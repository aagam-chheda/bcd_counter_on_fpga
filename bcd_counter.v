==> flow/design.v <==
module bcd_counter(
    input clk, reset,
    output [7:0] seven_segment,
    output [7:0] illuminate
);
    wire[6:0] count;
    counter counter_module(
        .clk(clk),
        .reset(reset),
        .count(count)
    );
    wire[3:0] units_place, tens_place;
    hexa_to_bcd_converter hexa_to_bcd_converter_module(
        .hexa(count),
        .clk(clk),
        .reset(reset),
        .units_place(units_place),
        .tens_place(tens_place)
    );
    illuminator illuminator_module(
        .clk(clk),
        .reset(reset),
        .units(units_place),
        .tens(tens_place),
        .illuminate(illuminate),
        .segment(seven_segment)
    );
endmodule
module counter(
    input clk, reset,
    output reg[6:0] count
);
    reg [26:0] temp;
    always@(posedge clk or posedge reset)
        begin
            if(reset)
                temp <= 27'b000000000000000000000000000;
            else
                if(temp==27'd99_999_999)
                    temp <= 27'b000000000000000000000000000;
                else
                    temp <= temp + 1;
        end
    always@(posedge clk or posedge reset)
        begin
            if(reset)
                count <= 7'b00000000;
            else
                if(temp==27'd99_999_999)
                    begin
                        if(count==7'd99)
                            count <= 7'b00000000;
                        else
                            count <= count + 1;
                    end
                else
                    count <= count;
        end  
endmodule
module hexa_to_bcd_converter(
    input [6:0] hexa,
    input clk, reset,
    output reg [3:0] units_place,
    output reg [3:0] tens_place
);
    always@(posedge clk or posedge reset)
        begin
            if(reset)
                begin
                    tens_place <= 4'b0000;
                    units_place <= 4'b0000;
                end
            else
                begin
                    tens_place <= hexa/10;
                    units_place <= hexa%10;
                end
        end
endmodule
module illuminator(
    input clk, reset,
    input[3:0] units, tens,
    output reg[7:0] illuminate,
    output reg[7:0] segment
);
    reg ps, ns;
    parameter s0=0, s1=1;
    reg[17:0] temp;
    always@(posedge clk or posedge reset)
        begin
            if(reset) temp<=17'b00000000000000000;
            else
                begin
                    if(temp==17'd99999)
                        temp<=17'b00000000000000000;
                    else
                        temp<=temp+1;
                end
        end
    always@(posedge clk or posedge reset)
        begin
            if(reset) ps<=s0;
            else
                begin
                    if(temp==17'd99999)
                        ps<=ns;
                    else
                        ps<=ps;
                end
        end
    always@(*)
        case(ps)
            s0: ns=s1;
            s1: ns=s0;
            default: ns=s0;
        endcase
    always@(*)
        case(ps)
            s0: begin
                    illuminate=8'b11111110;
                    case(units)     
                        0: segment=8'b00000011;
                        1: segment=8'b10011111;
                        2: segment=8'b00100101;
                        3: segment=8'b00001101;
                        4: segment=8'b10011001;
                        5: segment=8'b01001001;
                        6: segment=8'b01000001;
                        7: segment=8'b00011111;
                        8: segment=8'b00000001;
                        9: segment=8'b00001001;
                        default: segment=8'b11111111;
                    endcase
                end
            s1: begin
                    illuminate=8'b11111101;
                    case(tens)     
                        0: segment=8'b00000011;
                        1: segment=8'b10011111;
                        2: segment=8'b00100101;
                        3: segment=8'b00001101;
                        4: segment=8'b10011001;
                        5: segment=8'b01001001;
                        6: segment=8'b01000001;
                        7: segment=8'b00011111;
                        8: segment=8'b00000001;
                        9: segment=8'b00001001;
                        default: segment=8'b11111111;
                    endcase
                end
            default:begin
                        illuminate=8'b11111110;
                        case(units)     
                            0: segment=8'b00000011;
                            1: segment=8'b10011111;
                            2: segment=8'b00100101;
                            3: segment=8'b00001101;
                            4: segment=8'b10011001;
                            5: segment=8'b01001001;
                            6: segment=8'b01000001;
                            7: segment=8'b00011111;
                            8: segment=8'b00000001;
                            9: segment=8'b00001001;
                            default: segment=8'b11111111;
                        endcase
                    end
        endcase
endmodule
* From RTL to reports: bcd_counter
What the tools print for bcd_counter, step after step.
Lines are those of the file above, counted from 1.
Library cell names are shortened.
The mark - stands for no value.
- Top module :: bcd_counter
- Clock port :: clk
- Library :: sky130hd
- Library corner :: tt_025C_1v80

* Word level
Source: Yosys, flattened and elaborated, memories not mapped. Widths are those after wreduce. Registers that Yosys merges into a memory's read port (data or address) are not register bits. Print and check cells do not count. Equal cells are merged and count once.
Yosys's memory passes give these memory sizes; they may raise the number of words (mostly to a power of two), join words into wider ones and drop unused or constant bits.
- Register bits after elaboration :: 61
- Memory bits (read-only) :: 224
- Memory cells :: 2
- Bits of input ports :: 2
- Output and inout port bits :: 16
- Elaborated cells :: 23
** Memory list
- (no name shown) :: depth 16, width 7, read ports 1, wr ports 0, line 121 : case(units)
- (no name shown) :: depth 16, width 7, read ports 1, wr ports 0, line 137 : case(tens)
- $add $sub $neg :: 3
- Divide/modulo/power cells :: 2
- Equality and inequality tests :: 3
- Muxes and demuxes :: 6
- Bitwise logic cells :: 1
** Operators by type and width (count)
- divider 7 x 4 -> 32 bit with constant B :: 1
- modulo 7 x 4 -> 32 bit with constant B :: 1
- case mux 8 bit (select 2 bit) :: 2
- adder 27 x 1 -> 27 bit with constant B :: 1
- equality test 27 bit with constant B :: 1
- 2-to-1 mux 27 bit :: 1
- adder 18 x 1 -> 18 bit with constant B :: 1
- equality test 18 x 17 -> 1 bit with constant B :: 1
- 2-to-1 mux 18 bit :: 1
- adder 7 x 1 -> 7 bit with constant B :: 1
- equality test 7 bit with constant B :: 1
- 2-to-1 mux 7 bit :: 1
- case mux 1 bit (select 2 bit) :: 1
- inverter 1 bit :: 1

* Longest topological paths
Longest topological path by Yosys (ltp), each cell counted once; first at word level (registers and memories cut), then after technology mapping (sequential cells cut; the memories' decode and read muxes count).
- Depth after elaboration :: 2
- ABC_AREA :: 0
- Mapped depth :: 13
- Gate-level depth less buffers :: 10

* After synthesis
Source: synth_stat.txt of the flow (Yosys; design flattened, memories mapped). It holds for the ABC_AREA given above (unset counts as 0); a run with the other value may have another netlist.
Totals and module areas in this step are rounded.
- Cell count :: 429
- Cell area after synthesis :: 0.0038 mm^2
- Area of sequential cells :: 0.00153 mm^2
- Flip-flop cells :: 61
- Buffer cells :: 28
** Cells by type
- dfrtp_1 :: count 61, total area 1.53E+03 um^2
- ha_1 :: count 16, total area 200.192 um^2
- xnor2_1 :: count 20, total area 175.168 um^2
- xor2_1 :: count 20, total area 175.168 um^2
- nor2_1 :: count 46, total area 172.666 um^2
- nand2_1 :: count 38, total area 142.637 um^2
- o21ai_0 :: count 26, total area 130.125 um^2
- nand3_1 :: count 21, total area 105.101 um^2
- a21oi_1 :: count 18, total area 90.086 um^2
- and3_1 :: count 13, total area 81.328 um^2
- inv_1 :: count 20, total area 75.072 um^2
- nand2b_1 :: count 11, total area 68.816 um^2
- buf_4 :: count 9, total area 67.565 um^2
- nand4_1 :: count 10, total area 62.56 um^2
- clkbuf_1 :: count 13, total area 48.797 um^2
- a211oi_1 :: count 6, total area 45.043 um^2
- a21o_1 :: count 6, total area 45.043 um^2
- nor3_1 :: count 9, total area 45.043 um^2
Other cell types: 36; their cells: 66.
By module: a second synthesis without flattening, with its own total; a netlist apart from the flattened one above.
- Cell total of the unflattened synthesis :: 406
- Area (unflattened synthesis) :: 0.00381 mm^2
Rows give one instance, submodules left out.
** By module
- counter :: instances 1, cells 172, area 0.00174 mm^2, sequential area 0.000851 mm^2
- illuminator :: instances 1, cells 158, area 0.00138 mm^2, sequential area 0.000475 mm^2
- hexa_to_bcd_converter :: instances 1, cells 76, area 0.000687 mm^2, sequential area 0.0002 mm^2
- bcd_counter :: instances 1, cells 0, area 0 mm^2, sequential area 0 mm^2

* Worst setup path after synthesis
Source: OpenSTA report_checks on the synthesized netlist (no wires, ideal clock, input and output delay 20% of the period each), path of least setup slack; recovery checks are left aside. Register names are those of the netlist, which keeps one name where synthesis merged equal registers.
- Kind :: reg2reg
- Start point :: register counter_module.count[5]
- End point :: register hexa_to_bcd_converter_module.units_place[3]
- Period :: 2540 ps
- Launch time at the first pin :: 0 ps
- Arrival :: 2524 ps
- Data required time :: 2416 ps
- Setup slack :: -108 ps
- Delay of the path :: 2648 ps
- Stages on the path :: 14
- Path buffers :: 3
- Synthesis period reached :: 2648 ps
"delay of the path" is the arrival time less input delay plus setup time.
"stages on the path": output pins that drive a net of the path, with the launching flip-flop's if there is one; two outputs of one cell count as two.
"synthesis period reached" = period - worst setup slack (recovery checks aside). The figure is calculated, with input and output delays left at 20% of the set period.
The rows between start and end are the longest chain of elaborated cells between them; the timing report does not say that the signal goes this way. Where chains are equally long, one stands for them.
A line is the first line of the expression or statement that the cell stems from. Yosys adds cells for indexed reads and writes and turns some case tables into memories.
At most two assigning lines are given for a register; there are more.
- Path through :: dfrtp_1 -> buf_6 -> nor2_4 -> inv_1 -> ha_1 -> nor2b_1 -> buf_2 -> a211oi_1 -> a221o_1 -> buf_2 -> o32ai_4 -> a211oi_4 -> a21boi_1 -> a211o_1
- Length of the longest elaborated chain :: 1
- Elaborated cells on any way between the ends :: 1
- RTL lines with such cells :: 1
- Those cells by class :: div: 1
** RTL lines, path post-synthesis
- from (decl) :: line 31 : output reg[6:0] count
- from (assign) :: line 54 : count <= count + 1;
- from (assign) :: line 57 : count <= count;
- modulo 7 x 4 -> 32 bit :: line 76 : units_place <= hexa%10;
- to (assign) :: line 71 : units_place <= 4'b0000;
- to (assign) :: line 76
- to (decl) :: line 63 : output reg [3:0] units_place,

* Timing after layout
Path of least setup slack in the final report of run A (OpenROAD, finished layout, wires in). Where an end is a register, its clock arrival counts in the times.
The path's times are printed in steps of 10 ps; the period is the one set.
- Kind :: reg2reg
- Start point :: register counter_module.count[4]
- End point :: register hexa_to_bcd_converter_module.units_place[2]
- Period :: 5560 ps
- Launch time at the first pin :: 340 ps
- Arrival :: 3870 ps
- Data required time :: 5790 ps
- Setup slack :: 1910 ps
- Stages on the path :: 11
- Path buffers :: 0
The rows between start and end are the longest chain of elaborated cells between them; the timing report does not say that the signal goes this way. Where chains are equally long, one stands for them.
At most two assigning lines are given for a register; there are more.
- Path through :: dfrtp_1 -> nor2_4 -> inv_1 -> ha_1 -> nor2b_1 -> nor3_1 -> a32o_1 -> nor3_1 -> inv_1 -> a21o_1 -> a221o_1
- Length of the longest elaborated chain :: 1
- Elaborated cells on any way between the ends :: 1
- RTL lines with such cells :: 1
- Those cells by class :: div: 1
** RTL lines, path after layout
- from (decl) :: line 31 : output reg[6:0] count
- from (assign) :: line 54 : count <= count + 1;
- from (assign) :: line 57 : count <= count;
- modulo 7 x 4 -> 32 bit :: line 76 : units_place <= hexa%10;
- to (assign) :: line 71 : units_place <= 4'b0000;
- to (assign) :: line 76
- to (decl) :: line 63 : output reg [3:0] units_place,

Flow measurements of bcd_counter on sky130hd: 2 stored runs with different settings, listed in no order. Input and output delays are each 20% of the period that was set; the output load is 0.01 pF.
"period reached" = clock period - worst setup slack. The figure is calculated, with input and output delays left at 20% of the set period.
"critical path time" is the time allowed to the run's worst setup path (the clock period less input and output delay, where it has them) less its slack. Clock arrival times count: a late capture clock shortens it, a late launch clock lengthens it.
By "total power after layout" is meant OpenSTA's value without simulated activity: inputs other than the clock are taken to toggle once in ten clock periods, and the tool carries that through the logic.
"critical path time" is known to 10 ps.
The results are shown rounded.

** Run A
- Settings :: period_ns=5.56; CAP_MARGIN=20; CORE_MARGIN=2; CORE_UTILIZATION=40; SLEW_MARGIN=20
- Post-layout utilization :: 45.1%
- Period reached :: 3646 ps
- Total negative slack on setup checks :: 0 ps
- Lowest setup slack :: 1910 ps
- Chip area after synthesis (Yosys) :: 0.0038 mm^2
- Standard-cell area after layout :: 0.00417 mm^2
- Critical path time :: 3650 ps
- Worst setup path kind :: reg2reg
- Area inside the die boundary :: 0.0103 mm^2
- Total power after layout :: 888 µW

** Run B
- Settings :: period_ns=1.73; CORE_UTILIZATION=64; SETUP_SLACK_MARGIN=0.21; PLACE_DENSITY=0.39; CORE_ASPECT_RATIO=0.86; CELL_PAD_IN_SITES_GLOBAL_PLACEMENT=1; GPL_TIMING_DRIVEN=0; CTS_CLUSTER_SIZE=33; SLEW_MARGIN=10; CAP_MARGIN=20; CORE_MARGIN=2
- Total power after layout :: 2640 µW
- Post-layout utilization :: 90.0%
- Critical path time :: 2740 ps
- Worst setup path kind :: reg2reg
- Chip area after synthesis (Yosys) :: 0.0038 mm^2
- Area inside the die boundary :: 0.00657 mm^2
- Standard-cell area after layout :: 0.00527 mm^2
- Lowest setup slack :: -1010 ps
- Total negative slack on setup checks :: -11400 ps
- Period reached :: 2745 ps
